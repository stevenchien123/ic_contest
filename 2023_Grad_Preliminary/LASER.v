==> flow/design.v <==
module LASER (
    input            CLK,
    input            RST,
    input      [3:0] X,
    input      [3:0] Y,
    output reg [3:0] C1X,
    output reg [3:0] C1Y,
    output reg [3:0] C2X,
    output reg [3:0] C2Y,
    output           DONE
);
    parameter READ      = 3'd0;    
    parameter CIRCLE1   = 3'd1;    
    parameter ASSIGN1   = 3'd2;    
    parameter CIRCLE2   = 3'd3;    
    parameter ASSIGN2   = 3'd4;    
    parameter FINISH    = 3'd5;    
    wire signed [8:0] distance_temp_1;  
    wire signed [8:0] distance_temp_2;  
    wire signed [8:0] distance1_1;      
    wire signed [8:0] distance2_1;      
    wire signed [8:0] distance1_2;      
    wire signed [8:0] distance2_2;      
    reg  [2:0] cur_state;
    reg  [2:0] nxt_state;
    reg  [3:0] temp_X;
    reg  [3:0] temp_Y;
    reg  [9:0] prev_max_points;   
    reg  [9:0] prev_max_points1;  
    reg  [9:0] prev_max_points2;  
    reg  [9:0] count_points;      
    reg  [9:0] count_points1;     
    reg  [9:0] count_points2;     
    reg  [9:0] max_points;        
    reg  [3:0] store_X [39:0];    
    reg  [3:0] store_Y [39:0];    
    reg  [5:0] counter_rd;        
    reg  [2:0] counter;
    always @(*) begin
        case (cur_state)
            READ: begin
                if(counter_rd == 6'd39)
                    nxt_state = CIRCLE1;
                else
                    nxt_state = READ;
            end
            CIRCLE1: begin
                if(temp_X == 4'd15 && temp_Y == 4'd15 && counter_rd == 6'd40)
                    nxt_state = ASSIGN1;
                else
                    nxt_state = CIRCLE1;
            end
            ASSIGN1:
                if(counter_rd == 6'd1) begin
                    if(DONE)
                    nxt_state = READ;
                    else
                        nxt_state = CIRCLE2;
                end
                else
                    nxt_state = ASSIGN1;
            CIRCLE2: begin
                if(temp_X == 4'd15 && temp_Y == 4'd15 && counter_rd == 6'd40)
                    nxt_state = ASSIGN2;
                else
                    nxt_state = CIRCLE2;
            end
            ASSIGN2:
                if(counter_rd == 6'd1) begin
                    if(DONE)
                    nxt_state = READ;
                    else
                        nxt_state = CIRCLE1;
                end
                else
                    nxt_state = ASSIGN2;
            default: 
                nxt_state = READ;
        endcase
    end
    always @(posedge CLK) begin
        if(RST)
            cur_state <= READ;
        else
            cur_state <= nxt_state;
    end
    always @(posedge CLK) begin
        if(RST)
            counter_rd <= 6'd0;
        else if(cur_state == ASSIGN1 || cur_state == ASSIGN2) begin
            if(counter_rd == 6'd1)
                counter_rd <= 6'd0;
            else
                counter_rd <= counter_rd + 6'd1;
        end
        else if(cur_state == READ) begin
            if(counter_rd == 6'd39)
                counter_rd <= 6'd0;
            else if(~DONE)
                counter_rd <= counter_rd + 6'd1;
        end
        else begin
            if(counter_rd == 6'd40)
                counter_rd <= 6'd0;
            else if(~DONE)
                counter_rd <= counter_rd + 6'd2;
        end
    end
    integer idx;
    always @(posedge CLK) begin
        if(RST) begin
            for(idx=0; idx<40; idx=idx+1)
                store_X[idx] <= 4'd0;
        end
        else if(cur_state == READ)
            store_X[counter_rd] <= X;
    end
    always @(posedge CLK) begin
        if(RST) begin
            for(idx=0; idx<40; idx=idx+1)
                store_Y[idx] <= 4'd0;
        end
        else if(cur_state == READ)
            store_Y[counter_rd] <= Y;
    end
    always @(posedge CLK) begin
        if(RST) begin
            temp_X <= 4'd0;
            temp_Y <= 4'd0;
        end
        else if(cur_state == CIRCLE1 || cur_state == CIRCLE2) begin
            if(counter_rd == 6'd40) begin
                if(temp_X == 4'd15) begin
                    temp_X <= 4'd0;
                    temp_Y <= temp_Y + 4'd1;
                end
                else
                    temp_X <= temp_X + 4'd1;
            end
            else begin
                temp_X <= temp_X;
                temp_Y <= temp_Y; 
            end
        end
        else if(cur_state == ASSIGN1 || cur_state == ASSIGN2) begin
            temp_X <= 4'd0;
            temp_Y <= 4'd0;
        end
        else if(DONE) begin
            temp_X <= 4'd0;
            temp_Y <= 4'd0;
        end   
    end
    always @(posedge CLK) begin
        if(RST) begin
            C1X <= 4'd0;
            C1Y <= 4'd0;
        end
        else if(cur_state == CIRCLE1) begin
            if(count_points >= max_points) begin
                C1X <= temp_X;
                C1Y <= temp_Y;
            end
        end
        else if(cur_state == READ) begin
            C1X <= 4'd0;
            C1Y <= 4'd0;
        end
    end
    always @(posedge CLK) begin
        if(RST) begin
            C2X <= 4'd0;
            C2Y <= 4'd0;
        end
        else if(cur_state == CIRCLE2) begin
            if(count_points >= max_points) begin
                C2X <= temp_X;
                C2Y <= temp_Y;
            end
        end
        else if(cur_state == READ) begin
            C2X <= 4'd0;
            C2Y <= 4'd0;
        end
    end
    always @(posedge CLK) begin
        if(RST)
            prev_max_points <= 10'd0;
        else if((cur_state == ASSIGN1 || cur_state == ASSIGN2) && counter_rd == 6'd0)
            prev_max_points <= max_points;
        else if(cur_state == READ)
            prev_max_points <= 10'd0;
    end
    assign distance_temp_1 = (temp_X-store_X[counter_rd])*(temp_X-store_X[counter_rd]) + (temp_Y-store_Y[counter_rd])*(temp_Y-store_Y[counter_rd]);
    assign distance_temp_2 = (temp_X-store_X[counter_rd + 6'd1])*(temp_X-store_X[counter_rd + 6'd1]) + (temp_Y-store_Y[counter_rd + 6'd1])*(temp_Y-store_Y[counter_rd + 6'd1]);
    assign distance1_1 = (C1X-store_X[counter_rd])*(C1X-store_X[counter_rd]) + (C1Y-store_Y[counter_rd])*(C1Y-store_Y[counter_rd]);
    assign distance2_1 = (C2X-store_X[counter_rd])*(C2X-store_X[counter_rd]) + (C2Y-store_Y[counter_rd])*(C2Y-store_Y[counter_rd]);
    assign distance1_2 = (C1X-store_X[counter_rd + 6'd1])*(C1X-store_X[counter_rd + 6'd1]) + (C1Y-store_Y[counter_rd + 6'd1])*(C1Y-store_Y[counter_rd + 6'd1]);
    assign distance2_2 = (C2X-store_X[counter_rd + 6'd1])*(C2X-store_X[counter_rd + 6'd1]) + (C2Y-store_Y[counter_rd + 6'd1])*(C2Y-store_Y[counter_rd + 6'd1]);
    always @(posedge CLK) begin
        if(RST)
            count_points <= 10'd0;
        else if(cur_state == CIRCLE1) begin
            if(counter_rd == 6'd40)
                count_points <= 10'd0;
            else if((distance_temp_1 <= 9'd16 && distance2_2 <= 9'd16) || (distance_temp_2 <= 9'd16 && distance2_1 <= 9'd16) ||
                    (distance_temp_1 <= 9'd16 && distance_temp_2 <= 9'd16) || (distance2_1 <= 9'd16 && distance2_2 <= 9'd16))
                count_points <= count_points + 10'd2;
            else if(distance_temp_1 > 9'd16 && distance_temp_2 > 9'd16 && distance2_1 > 9'd16 && distance2_2 > 9'd16)
                count_points <= count_points;
            else
                count_points <= count_points + 10'd1;
        end
        else if(cur_state == CIRCLE2) begin
            if(counter_rd == 6'd40)
                count_points <= 10'd0;
            else if((distance_temp_1 <= 9'd16 && distance1_2 <= 9'd16) || (distance_temp_2 <= 9'd16 && distance1_1 <= 9'd16) ||
                    (distance_temp_1 <= 9'd16 && distance_temp_2 <= 9'd16) || (distance1_1 <= 9'd16 && distance1_2 <= 9'd16))
                count_points <= count_points + 10'd2;
            else if(distance_temp_1 > 9'd16 && distance_temp_2 > 9'd16 && distance1_1 > 9'd16 && distance1_2 > 9'd16)
                count_points <= count_points;
            else
                count_points <= count_points + 10'd1;
        end
        else
            count_points <= 10'd0;                            
    end
    always @(posedge CLK) begin
        if(RST)
            max_points <= 10'd0;
        else if(DONE)
            max_points <= 10'd0;
        else begin
            if(count_points > max_points)
                max_points <= count_points;
        end
    end
    always @(posedge CLK) begin
        if(RST)
            counter <= 3'd0;
        else if((cur_state == ASSIGN1 || cur_state == ASSIGN2) && counter_rd == 6'd0) begin
            if(max_points == prev_max_points)
                counter <= counter + 3'd1;
            else
                counter <= 3'd0;
        end
        else if(cur_state == READ)
            counter <= 3'd0;
    end
    assign DONE = (counter == 3'd3)? 1'd1 : 1'd0;
endmodule
[Tool chain data of LASER]
The steps from the RTL of LASER to its reports follow in flow order.
Lines are those of the file above, counted from 1.
Library cell names are shortened.
The mark n/a stands for no value.
Inputs
  top: LASER
  clock input: CLK
  standard-cell library: sky130hd
  corner: tt_025C_1v80

[Word level]
Yosys after proc, flatten, opt, wreduce and memory -nomap, before mapping. Print and check cells are not counted.
Memory sizes are those after Yosys's memory passes, which may raise the word count (mostly to a power of two), join words into wider ones and drop unused or constant bits.
Storage and ports
  output and inout port bits: 17
  RAM bits: 512
  register bits after elaboration: 66
  memories kept: 2
  word-level cells: 177
  input port bits: 10
Memories
  store_X: words 64, width 4, line 35  | reg  [3:0] store_X [39:0];
  store_Y: words 64, width 4, line 36  | reg  [3:0] store_Y [39:0];
Operators by class
  add/sub/neg operators: 25
  reductions and logical operators: 36
  equality and inequality tests: 19
  magnitude comparators: 14
  muxes and demuxes: 57
  $mul: 12
Operators with widths (number)
  multiplier 5 x 5 -> 9 bit: 12
  2-to-1 mux 10 bit: 10
  2-to-1 mux 6 bit: 13
  2-to-1 mux 4 bit: 19
  subtractor 4 x 4 -> 5 bit: 12
  > comparator 9 x 5 -> 1 bit with constant B: 6
  less-or-equal comparator 9 x 5 -> 1 bit with constant B: 6
  adder 9 bit: 6
  logical AND 1 bit: 15
  case mux 3 bit (select 5 bit): 1
  2-to-1 mux 3 bit: 5
  equality test 6 bit with constant B: 2
  adder 10 x 1 -> 10 bit with constant B: 1
  >= comparator 10 bit: 1
  > comparator 10 bit: 1
  equality test 10 bit: 1
  adder 10 x 2 -> 10 bit with constant B: 1
  AND reduction 2 bit: 5
  equality test 3 x 2 -> 1 bit with constant B: 3
  logical OR 1 bit: 8
  adder 4 x 1 -> 4 bit with constant B: 2
  equality test 4 bit with constant B: 2
  inequality test 4 bit with constant B: 2
  nonzero test 2 bit: 3
  adder 6 x 1 -> 6 bit with constant B: 1
  equality test 6 x 1 -> 1 bit with constant B: 1
  adder 6 x 2 -> 6 bit with constant B: 1
  logical NOT 6 bit: 1
Other operator kinds: 13; their cells: 22.

[Logic depth]
Yosys ltp: most cells in a row. Word level: on the elaborated netlist, between registers, memories and ports. Mapped: between sequential cells and ports; inverters and the memories' decode and read muxes count.
Depth
  depth after elaboration: 12
  ABC_AREA: 0
  gate-level depth with buffers: 42
  depth with buffers taken out: 33

[Synthesis result]
The flow's flattened synthesis, as Yosys stat reports it; memories are mapped. The netlist is that of the ABC_AREA named above (0 if unset); the other value can give another one.
Totals and module areas in this step are rounded.
Cell types
  edfxtp_1: number 512, area in all 1.54E+04 um^2
  mux4_2: number 336, area in all 7.57E+03 um^2
  fa_1: number 200, area in all 4003.84 um^2
  ha_1: number 189, area in all 2.36E+03 um^2
  and2_1: number 339, area in all 2.12E+03 um^2
  dfxtp_1: number 74, area in all 1.48E+03 um^2
  inv_1: number 313, area in all 1.17E+03 um^2
  nor2_1: number 215, area in all 807.024 um^2
  xnor2_1: number 91, area in all 797.014 um^2
  clkbuf_1: number 111, area in all 416.65 um^2
  nand2_1: number 89, area in all 334.07 um^2
  xor2_1: number 38, area in all 332.819 um^2
  o21ai_0: number 58, area in all 290.278 um^2
  a21oi_1: number 53, area in all 265.254 um^2
  nor2b_1: number 28, area in all 175.168 um^2
  a22oi_1: number 22, area in all 165.158 um^2
  mux2i_1: number 16, area in all 160.154 um^2
  a21o_1: number 20, area in all 150.144 um^2
Not listed: further types 61, cells in them 274.
Synthesis totals
  cells in the netlist: 2978
  chip area (Yosys): 40000 um^2
  buffers: 146
  sequential area: 17000 um^2
  mapped flip-flops: 586

[Worst setup path after synthesis]
OpenSTA on the mapped netlist: ideal clock, no wires. The path of least setup slack (recovery checks aside). Input and output delay are each 20% of the period. Register names are those of the netlist, which keeps one name where synthesis merged equal registers.
Path after synthesis
  kind: register to register
  start point: register counter_rd[0]
  end point: register count_points[8]
  required time: 10883 ps
  period: 11000 ps
  arrival time: 10605 ps
  driving pins on the path: 42
  path slack: 278 ps
  buffers on the path: 9
  launch time at the first pin: 0 ps
  library setup time: 117 ps
  delay of the path: 10722 ps
  synthesis period reached: 10722 ps
"delay of the path" is the arrival time less input delay plus setup time.
"driving pins on the path" counts driving pins, that of a launching flip-flop among them; a cell with two outputs on the path counts twice.
"synthesis period reached" = period - worst setup slack (recovery checks aside). The figure is calculated, with input and output delays left at 20% of the set period.
The rows between start and end are the longest chain of elaborated cells between them; the timing report does not say that the signal goes this way. Where chains are equally long, one stands for them.
A line is the first line of the expression or statement that the cell stems from. Yosys adds cells for indexed reads and writes and turns some case tables into memories.
A memory read counts as a cell of the chain, while the word-level depth stops at memories.
At most two assigning lines are given for a register; there are more.
Between the ends, after synthesis
  cell sequence: dfxtp_1 > clkbuf_1 > buf_2 > buf_2 > buf_1 > clkbuf_1 > inv_1 > ha_1 > buf_2 > buf_1 > clkbuf_1 > mux4_2 > mux4_2 > mux4_2 > fa_1 > nor2b_1 > o21ai_0 > nand2b_1 > (+6 left out) > fa_1 > inv_1 > fa_1 > inv_1 > fa_1 > inv_1 > ha_1 > a211o_1 > a2111oi_2 > o311ai_1 > or3_1 > mux2i_4 > nor2_1 > o2bb2ai_1 > buf_2 > a21oi_1 > o21ai_1 > a32o_1
  cells in the longest elaborated chain: 14
  elaborated cells between the ends (all ways): 54
  those cells by class: 10 x add/sub; 6 x mul; 6 x compare; 3 x eq/ne; 8 x mux; 19 x reduce/logical; 2 x memory
Ends and longest elaborated chain, after synthesis
  from (decl): line 37  | reg  [5:0] counter_rd;
  from (assign): line 94  | counter_rd <= counter_rd + 6'd1;
  from (assign): line 100  | counter_rd <= counter_rd + 6'd1;
  adder 6 x 1 -> 6 bit: line 195  | assign distance_temp_2 = (temp_X-store_X[counter_rd + 6'd1])*(temp_X-store_X[counter_rd + 6'd1]) + (temp_Y-sto ...
  memory read (64 x 4 bit): line 35  | reg  [3:0] store_X [39:0];
  subtractor 4 x 4 -> 5 bit: line 195
  multiplier 5 x 5 -> 9 bit: line 195
  adder 9 bit: line 195
  > comparator 9 x 5 -> 1 bit: line 220  | else if(distance_temp_1 > 9'd16 && distance_temp_2 > 9'd16 && distance1_1 > 9'd16 && distance1_2 > 9'd16)
  logical AND 1 bit x3: line 220
  2-to-1 mux 10 bit: line 220
  2-to-1 mux 10 bit: line 217  | else if((distance_temp_1 <= 9'd16 && distance1_2 <= 9'd16) || (distance_temp_2 <= 9'd16 && distance1_1 <= 9'd1 ...
  2-to-1 mux 10 bit: line 215  | if(counter_rd == 6'd40)
  2-to-1 mux 10 bit: line 214  | else if(cur_state == CIRCLE2) begin
  2-to-1 mux 10 bit: line 203  | else if(cur_state == CIRCLE1) begin
  to (assign): line 208  | count_points <= count_points + 10'd2;
  to (assign): line 210  | count_points <= count_points;
  to (decl): line 31  | reg  [9:0] count_points;

[Timing after layout]
From the final timing report of stored run 1: the path of least setup slack in the routed layout; clock arrival at registers is part of the times.
The path's times are printed in steps of 10 ps; the period is the one set.
Path after layout
  kind: register to register
  start point: register counter_rd[0]
  end point: register count_points[9]
  period: 13300 ps
  buffers on the path: 1
  launch time at the first pin: 610 ps
  driving pins on the path: 35
  arrival time: 11900 ps
  library setup time: 110 ps
  path slack: 1890 ps
  required time: 13790 ps
The rows between start and end are the longest chain of elaborated cells between them; the timing report does not say that the signal goes this way. Where chains are equally long, one stands for them.
A memory read counts as a cell of the chain, while the word-level depth stops at memories.
At most two assigning lines are given for a register; there are more.
Between the ends, after layout
  cell sequence: dfxtp_4 > inv_1 > ha_4 > buf_4 > mux4_2 > mux4_2 > mux4_2 > ha_1 > fa_1 > nor2b_1 > o21ai_0 > nand2b_1 > inv_1 > nand2b_1 > inv_1 > fa_1 > inv_1 > fa_1 > fa_1 > inv_1 > fa_1 > inv_1 > fa_1 > inv_1 > ha_1 > a211o_1 > a2111oi_2 > o311ai_1 > or3_1 > mux2i_4 > o32ai_4 > nand2_2 > a21boi_4 > o21bai_2 > o221a_1
  cells in the longest elaborated chain: 14
  elaborated cells between the ends (all ways): 54
  those cells by class: 10 x add/sub; 6 x mul; 6 x compare; 3 x eq/ne; 8 x mux; 19 x reduce/logical; 2 x memory
Ends and longest elaborated chain, after layout
  from (decl): line 37  | reg  [5:0] counter_rd;
  from (assign): line 94  | counter_rd <= counter_rd + 6'd1;
  from (assign): line 100  | counter_rd <= counter_rd + 6'd1;
  adder 6 x 1 -> 6 bit: line 195  | assign distance_temp_2 = (temp_X-store_X[counter_rd + 6'd1])*(temp_X-store_X[counter_rd + 6'd1]) + (temp_Y-sto ...
  memory read (64 x 4 bit): line 35  | reg  [3:0] store_X [39:0];
  subtractor 4 x 4 -> 5 bit: line 195
  multiplier 5 x 5 -> 9 bit: line 195
  adder 9 bit: line 195
  > comparator 9 x 5 -> 1 bit: line 220  | else if(distance_temp_1 > 9'd16 && distance_temp_2 > 9'd16 && distance1_1 > 9'd16 && distance1_2 > 9'd16)
  logical AND 1 bit x3: line 220
  2-to-1 mux 10 bit: line 220
  2-to-1 mux 10 bit: line 217  | else if((distance_temp_1 <= 9'd16 && distance1_2 <= 9'd16) || (distance_temp_2 <= 9'd16 && distance1_1 <= 9'd1 ...
  2-to-1 mux 10 bit: line 215  | if(counter_rd == 6'd40)
  2-to-1 mux 10 bit: line 214  | else if(cur_state == CIRCLE2) begin
  2-to-1 mux 10 bit: line 203  | else if(cur_state == CIRCLE1) begin
  to (assign): line 208  | count_points <= count_points + 10'd2;
  to (assign): line 210  | count_points <= count_points;
  to (decl): line 31  | reg  [9:0] count_points;

Data sheet: physical implementation of LASER

Below are 2 stored runs of the flow (Yosys, OpenROAD; platform sky130hd) on LASER, each with its settings and what was measured, unordered. Constraints: input delay and output delay 20% of the set period each, output load 0.01 pF.
"achieved clock period" = clock period - worst setup slack. The figure is calculated, with input and output delays left at 20% of the set period.
Values from the reports are rounded here.
[stored run 1] settings: period_ns=13.3, CAP_MARGIN=20, CORE_MARGIN=2, CORE_UTILIZATION=40, SLEW_MARGIN=20
[stored run 1] result: chip area after synthesis (Yosys) 40000 um^2, die area 100000 um^2, utilization 0.44, worst setup slack after layout 1900 ps, total negative slack 0 ps, worst hold slack 500 ps, achieved clock period 11410 ps
[stored run 2] settings: period_ns=15.2, CORE_UTILIZATION=39, SETUP_SLACK_MARGIN=0.44, PLACE_DENSITY_LB_ADDON=0.23, HOLD_SLACK_MARGIN=0.2, CELL_PAD_IN_SITES_GLOBAL_PLACEMENT=2, ABC_AREA=1, CTS_CLUSTER_SIZE=96, SLEW_MARGIN=20, MIN_ROUTING_LAYER=met2, MAX_ROUTING_LAYER=met5, CAP_MARGIN=20, CORE_MARGIN=2
[stored run 2] result: chip area after synthesis (Yosys) 41000 um^2, die area 110000 um^2, utilization 0.43, worst setup slack after layout 3900 ps, total negative slack 0 ps, worst hold slack 470 ps, achieved clock period 11259 ps
